==> flow/design.v <==
module ctrl_pt1(
	input
		clk,
		load_mem,
		reset,
		done,
		start,
	output reg [$clog2(8)-1:0]
		Ai, Aj, Bi, Bj, Ci, Cj,
	output reg
		mac_clr,
		C_wen);
	reg mac_clr_c, C_wen_c;
	reg [$clog2(8)-1:0]
		Ai_c, Aj_c, Bi_c, Bj_c, Ci_c, Cj_c;
	reg state, state_c;
	reg mac_clr_r, C_wen_r0, C_wen_r1;
	reg [$clog2(8)-1:0]
		Ci_r0, Ci_r1, 
		Cj_r0, Cj_r1;
	always@(*) begin
		if(reset == 1'b1) begin
			{Ai_c, Aj_c} = 0;
			{Bi_c, Bj_c} = 0;
			{Ci_c, Cj_c} = 0;
			mac_clr_c = 1'b1;
			C_wen_c = 1'b0;
			state_c = 1'b0;
		end else if((reset == 1'b0) && (state == 1'b1)) begin
			state_c = ~done;
			Ai_c = Ai == (8 - 1) ? 0 : Ai + 1;
			Aj_c = (Bj == (8 - 1)) && (Bi == (8 - 1)) ? 
					Aj + 1 : Aj;
			Bi_c =  Bj == (8 - 1) ?
			        Bi == (8 - 1) ? 
					0 : Bi + 1 
			       : Bi;
			Bj_c = Bj == (8 - 1) ? 0 : Bj + 1;
			Ci_c = Bi_c;
			Cj_c = Aj_c;
			mac_clr_c = Ai == (8 - 1);
			C_wen_c = Ai == (8 - 1);
		end else begin
			{Ai_c, Aj_c} = 0;
			{Bi_c, Bj_c} = 0;
			{Ci_c, Cj_c} = 0;
			mac_clr_c = 1'b1;
			C_wen_c = 1'b0;
			state_c = start;
		end
	end
	always@(posedge clk) begin
		{Ai, Aj} <= {Ai_c, Aj_c};
		{Bi, Bj} <= {Bi_c, Bj_c};
		{Ci_r0, Cj_r0} <= {Ci_c, Cj_c};
		{Ci_r1, Cj_r1} <= {Ci_r0, Cj_r0};
		{Ci, Cj} <= {Ci_r1, Cj_r1};		
		mac_clr_r <= mac_clr_c;
		mac_clr <= mac_clr_r;
		C_wen_r0 <= C_wen_c;
		C_wen_r1 <= C_wen_r0;
		C_wen <= C_wen_r0;
		state <= state_c;
	end
endmodule
module fsm(
	input 
		clk,
		start,
		reset,
		load_mem,
	output reg
		done,
	output reg [10:0]
		clock_count);
	reg [10:0] clock_count_c;
	reg done_c;
	reg state, state_c;
	parameter IDLE = 0;
	parameter RUN = 1;
	always@(*) begin
		if(reset) begin
			clock_count_c = 12'b0;
			done_c = 1'b0;
			state_c = IDLE;
		end else begin
			if(state == IDLE) begin
				if(start) begin
					done_c = 1'b0;
					clock_count_c = 12'b0;
					state_c = RUN;
				end else begin
					done_c = done;
					clock_count_c = clock_count;
					state_c = IDLE;
				end
			end else begin
				if(clock_count <= ((8 * 8 * 8) / 1) + 0) begin
					done_c = 1'b0;
					clock_count_c = clock_count + 12'b1;
					state_c = RUN;
				end else begin
					done_c = 1'b1;
					clock_count_c = clock_count;
					state_c = IDLE;
				end
			end
		end
	end
	always@(posedge clk) begin
		clock_count <= clock_count_c;
		done <= done_c;
		state <= state_c;
	end
endmodule
module gen_idx(
	input [$clog2(8)-1:0] 
		i, j,
	output [$clog2(8 * 8)-1:0]
		idx);
	assign idx = i*8 + j;
endmodule
module mac (
	input
		clk, clr,
	input signed [8-1:0]
		A, B,
	output reg signed [$clog2((1<<8)*(1<<8)*8)-1:0] 
		Y );
	reg signed [$clog2((1<<8)*(1<<8)*8)-1:0] acc_c;
	always@(*) begin
		acc_c = clr ? A*B : A*B + Y;
	end
	always@(posedge clk)
		Y <= acc_c;
endmodule
module mat_ram_1prt_19b (
	input
		clk,
		wen,
	input [$clog2(8 * 8)-1:0] 
		addr,
	input signed [$clog2((1<<8)*(1<<8)*8)-1:0]
		wd,
	output reg signed [$clog2((1<<8)*(1<<8)*8)-1:0]
		rd);
	reg signed [$clog2((1<<8)*(1<<8)*8)-1:0] mem [0:8 * 8-1];
	always@(posedge clk) begin
		if(wen) begin
			mem[addr] <= wd;
		end else
			rd <= mem[addr];
	end
endmodule
module mat_ram_1prt_8b (
	input
		clk,
		wen,
	input [$clog2(8 * 8)-1:0] 
		addr,
	input signed [8-1:0]
		wd,
	output reg signed [8-1:0]
		rd);
	reg signed [8-1:0] mem [0:8 * 8-1];
	always@(posedge clk) begin
		if(wen) begin
			mem[addr] <= wd;
		end else
			rd <= mem[addr];
	end
endmodule
module matrix_mult(
	input
		clk,
		load_mem,
		start,
		reset,
		wenA,
		wenB,
		wenC,
	input [$clog2(8 * 8)-1:0]
		addrA,
		addrB,
		addrC,
	input signed [8 - 1:0]
		wdA,
		wdB,
	output
		done,
	output signed [$clog2((1<<8)*(1<<8)*8)-1:0]
		rdC);
	wire mac_clr, C_wen, 
		A_wen_in, B_wen_in, C_wen_in;
	wire [$clog2(8)-1:0] 
		Ai, Aj, Bi, Bj, Ci, Cj;
	wire [$clog2(8 * 8)-1:0]
		idxA, idxB, idxC, 
		addrA_in, addrB_in, addrC_in;
	wire signed [8-1:0]
		Aij, Bij;
	wire signed [$clog2((1<<8)*(1<<8)*8)-1:0]
		rslt;
	gen_idx gen_addr_A(
		.i(Ai),
		.j(Aj),
		.idx(idxA));
	assign addrA_in = load_mem ? addrA : idxA;
	assign wenA_in = load_mem ? wenA : 1'b0; 
	mat_ram_1prt_8b memA (
		.clk(clk),
		.wen(wenA_in),
		.addr(addrA_in),
		.wd(wdA),
		.rd(Aij));
	gen_idx gen_addr_B(
		.i(Bi),
		.j(Bj),
		.idx(idxB));
	assign addrB_in = load_mem ? addrB : idxB;
	assign wenB_in = load_mem ? wenB : 1'b0; 
	mat_ram_1prt_8b memB (
		.clk(clk),
		.wen(wenB_in),
		.addr(addrB_in),
		.wd(wdB),
		.rd(Bij));
	gen_idx gen_addr_C(
		.i(Ci),
		.j(Cj),
		.idx(idxC));
	assign wenC_in = load_mem ? wenC : C_wen;
	assign addrC_in = load_mem ? addrC : idxC;
	mat_ram_1prt_19b memC (
		.clk(clk),
		.wen(wenC_in),
		.addr(addrC_in),
		.wd(rslt),
		.rd(rdC));
	ctrl_pt1 ctrl_i0(
		.clk(clk),
		.load_mem(load_mem),
		.done(done),
		.start(start),
		.reset(reset),
		.mac_clr(mac_clr),
		.C_wen(C_wen),
		.Ai(Ai),
		.Aj(Aj),
		.Bi(Bi),
		.Bj(Bj),
		.Ci(Ci),
		.Cj(Cj));
	mac mac_i0(
		.clk(clk),
		.clr(mac_clr),
		.A(Aij),
		.B(Bij),
		.Y(rslt));
	fsm fsm_i(
		.load_mem(load_mem),
		.clk(clk),
		.reset(reset),
		.start(start),
		.done(done),
		.clock_count(clock_count));
endmodule
Step by step through the tools: matrix_mult
What the tools print for matrix_mult, step after step.
Line numbers count from 1 in the design file above.
Operators: Yosys type, input widths -> output width; for muxes data width and select width s.
Library cell names are shortened.
A cell with n/a has no value.

set-up
  top module = matrix_mult
  clock = clk
  cell library = sky130hd
  library corner = tt_025C_1v80

Word level
Counts by Yosys on the flattened word-level netlist (proc, flatten, opt, wreduce; memories kept). Register bits leave out memories and registers merged into their read ports (data or address). Print and check cells are left out.
Memory sizes are those after Yosys's memory passes, which may raise the word count (mostly to a power of two), join words into wider ones and drop unused or constant bits.

bit counts
  register bits after elaboration = 61
  bits in latches = 0
  RAM bits = 2240
  memory bits (read-only) = 0
  clocked read ports x word width = 35
  memories = 3
  input port bits = 41
  output and inout port bits = 20
  word-level cells = 75

memory list
  name      words  bits a word  read ports  write ports  RTL line  RTL
  memC.mem  64     19           1           1            147       reg signed [$clog2((1<<8)*(1<<8)*8)-1:0] mem [0:8 * 8-1];
  memA.mem  64     8            1           1            165       reg signed [8-1:0] mem [0:8 * 8-1];
  memB.mem  64     8            1           1            165

cells by class
  add/subtract/negate cells = 9
  multipliers = 1
  div/mod/pow operators = 0
  order comparisons = 1
  eq/ne operators = 4
  shift operators = 0
  muxes and demuxes = 27
  bitwise logic cells = 3
  reductions and logical operators = 10

operators by type and width
  kind                   count
  $mul 8x8->16           1
  $mux 19                2
  $mux 6                 6
  $mux 11                3
  $add 19x19->19         1
  $add 6x3->6            3
  $mux 8                 2
  $mux 1                 13
  $add 3x1->3 const B    4
  $add 11x1->11 const B  1
  $le 11x10->1 const B   1
  $eq 3x3->1 const B     3
  $reduce_or 3->1        2
  $not 1->1              3
  $logic_not 1->1        3
  $mux 3                 1
  $logic_and 1x1->1      2
  $ne 2x2->1 const B     1
  $reduce_and 2->1       1
  $reduce_bool 2->1      1
  $reduce_or 2->1        1

Depth
Depth = most cells in a row (Yosys ltp): at word level without a register or memory, in the mapped netlist without a sequential cell, where the memories' decode and read muxes count.

depth
  depth after elaboration = 4
  ABC_AREA = 0
  depth in mapped cells = 24
  gate-level depth less buffers = 24

Netlist
The flow's flattened synthesis, as Yosys stat reports it; memories are mapped. The netlist is that of the ABC_AREA named above (0 if unset); the other value can give another one.

cell types
  cell type  count  area in all (µm²)
  edfxtp_1   2275   6.83E+04
  a22oi_1    878    6.59E+03
  dfxtp_1    61     1.22E+03
  fa_1       56     1.12E+03
  nor2_1     274    1.03E+03
  nand2_1    252    945.907
  a41oi_1    102    893.357
  buf_2      149    745.715
  ha_1       58     725.696
  a22o_1     71     621.846
  a222oi_1   58     580.557
  a221oi_1   57     499.229
  a21oi_1    87     435.418
  a31oi_1    66     412.896
  inv_1      100    375.36
  clkbuf_1   93     349.085
  and2_1     52     325.312
  o21ai_0    59     295.283

Not listed: further types 62, cells in them 463.

mapped netlist
  standard cells after synthesis = 5211
  mapped area = 89055.4 µm²
  area of sequential cells = 69536.7 µm²
  mapped flip-flops = 2336
  buffer cells = 293

By module: a second synthesis without flattening, with its own total; a netlist apart from the flattened one above.

unflattened totals
  cell total of the unflattened synthesis = 5567
  area total of the unflattened synthesis = 93713.6 µm²

Rows give one instance, submodules left out.

modules
  module            times used  cells  area (µm²)  seq. area (µm²)
  mat_ram_1prt_19b  1           2573   47301.6     37085.6
  mat_ram_1prt_8b   2           1167   20129.3     15615.0
  mac               1           474    4134.0      380.4
  ctrl_pt1          1           68     887.1       580.6
  fsm               1           77     680.7       260.2
  matrix_mult       1           23     316.6       0.0
  gen_idx           3           6      45.0        0.0

Timing after synthesis
Source: OpenSTA report_checks on the synthesized netlist (no wires, ideal clock, input and output delay 20% of the period each), path of least setup slack; recovery checks are left aside. Register names are those of the netlist, which keeps one name where synthesis merged equal registers.

timing path after synthesis
  kind = reg2reg
  start = register memA.rd[5]
  end = register mac_i0.Y[18]
  period = 11.4 ns
  setup time = 0.132 ns
  time at the first pin = 0.000 ns
  arrival = 5.385 ns
  required time = 11.268 ns
  setup slack = 5.882 ns
  path delay = 5.517 ns
  driving pins on the path = 24
  path buffers = 0
  period reached after synthesis = 5.518 ns

"path delay" is the arrival time less input delay plus setup time.
"driving pins on the path" counts driving pins, that of a launching flip-flop among them; a cell with two outputs on the path counts twice.
"period reached after synthesis" is the clock period less the worst setup slack; recovery checks do not enter. This is arithmetic on one report: input and output delays are still those of the set period (20% each).
Between the ends stands the longest chain of elaborated cells between them, by number of cells; it is not shown to be the way that was timed. Of several equally long chains one is given.
A line is the first line of the expression or statement that the cell stems from. Yosys adds cells for indexed reads and writes and turns some case tables into memories.

on the way, after synthesis
  path through = edfxtp_1 > and2_1 > fa_1 > inv_1 > fa_1 > inv_1 > fa_1 > inv_1 > fa_1 > inv_1 > ha_1 > o21ai_0 > nor2_1 > o41ai_1 > o21ai_0 > o41ai_1 > xnor2_1 > inv_1 > ha_1 > and2_1 > o21ai_0 > o21ai_0 > mux2i_1 > xor2_1
  cells in the longest elaborated chain = 3
  elaborated cells on any way between the ends = 3
  RTL lines with such cells = 1
  classes of those cells = add/sub: 1; mul: 1; mux: 1

RTL lines, path after synthesis
  element             RTL line  RTL
  start: declaration  164       rd);
  $mul 8x8->16        132       acc_c = clr ? A*B : A*B + Y;
  $add 19x19->19      132
  $mux 19             132
  end: assignment     135       Y <= acc_c;
  end: declaration    129       Y );

Timing after layout
Path of least setup slack in the final report of flow run A (OpenROAD, finished layout, wires in). Where an end is a register, its clock arrival counts in the times.

timing path after layout
  kind = in2reg
  start = input addrC[1]
  end = register memC.rd[15]
  period = 8.77 ns
  input delay = 1.75 ns
  setup time = 0.45 ns
  time at the first pin = 1.75 ns
  arrival = 6.88 ns
  required time = 9.27 ns
  setup slack = 2.38 ns
  driving pins on the path = 9
  path buffers = 3

Between the ends stands the longest chain of elaborated cells between them, by number of cells; it is not shown to be the way that was timed. Of several equally long chains one is given.

on the way, after layout
  path through = clkdlybuf4s50_1 > mux2i_4 > a21oi_2 > clkbuf_1 > clkbuf_2 > a22oi_1 > a41oi_1 > nor4b_1 > o221ai_1
  cells in the longest elaborated chain = 1
  elaborated cells on any way between the ends = 1
  RTL lines with such cells = 1
  classes of those cells = mux: 1

RTL lines, path after layout
  element             RTL line  RTL
  start: declaration  185       addrC,
  $mux 6              233       assign addrC_in = load_mem ? addrC : idxC;
  end: declaration    146       rd);

Appendix: measured runs

Flow measurements of matrix_mult on sky130hd: 2 stored runs with different settings, listed in no order. Input and output delays are each 20% of the period that was set; the output load is 0.01 pF.
"achieved clock period (ns)": clock period set for the run, less the worst setup slack. It is reckoned from that one timing run; input and output delays stay at 20% of the period that was set.
By "worst setup path time (ns)" is meant the share of the clock period that the worst setup path is allowed (20% is reserved at inputs, 20% at outputs), minus its slack. Clock arrival times at its registers enter into it.
"finish__power__total" is the tool's figure for a default switching activity; nothing was simulated.

settings of flow run A
{
  "period_ns": 8.77,
  "CORE_UTILIZATION": 36,
  "CELL_PAD_IN_SITES_DETAIL_PLACEMENT": 0,
  "TNS_END_PERCENT": 40,
  "GPL_TIMING_DRIVEN": 0,
  "GPL_ROUTABILITY_DRIVEN": 0,
  "CTS_CLUSTER_DIAMETER": 178,
  "CAP_MARGIN": 10,
  "SLEW_MARGIN": 10,
  "MIN_ROUTING_LAYER": "met1",
  "CORE_MARGIN": 2
}
report of flow run A
yosys chip area after synthesis (um^2): 89055.4
finish__design__die__area: 251372.0
finish__design__instance__area__stdcell: 103669.0
finish__design__instance__utilization: 0.4215
finish__timing__setup__ws: 2.383
finish__timing__setup__tns: 0.000
finish__timing__hold__ws: 0.264
finish__power__total: 2.820e-02
achieved clock period (ns): 6.387
worst setup path time (ns): 4.63
worst setup path kind: in2reg

settings of flow run B
{
  "period_ns": 5.1,
  "CORE_UTILIZATION": 67,
  "SETUP_SLACK_MARGIN": -0.44,
  "HOLD_SLACK_MARGIN": 0.12,
  "CELL_PAD_IN_SITES_DETAIL_PLACEMENT": 0,
  "GPL_ROUTABILITY_DRIVEN": 0,
  "SLEW_MARGIN": 25,
  "MIN_ROUTING_LAYER": "met1",
  "CAP_MARGIN": 20,
  "CORE_MARGIN": 2
}
report of flow run B
yosys chip area after synthesis (um^2): 89055.4
finish__design__die__area: 135851.0
finish__design__instance__area__stdcell: 103199.0
finish__design__instance__utilization: 0.7840
finish__timing__setup__ws: -0.440
finish__timing__setup__tns: -2.206
finish__timing__hold__ws: 0.327
finish__power__total: 4.937e-02
achieved clock period (ns): 5.540
worst setup path time (ns): 5.54
worst setup path kind: reg2reg
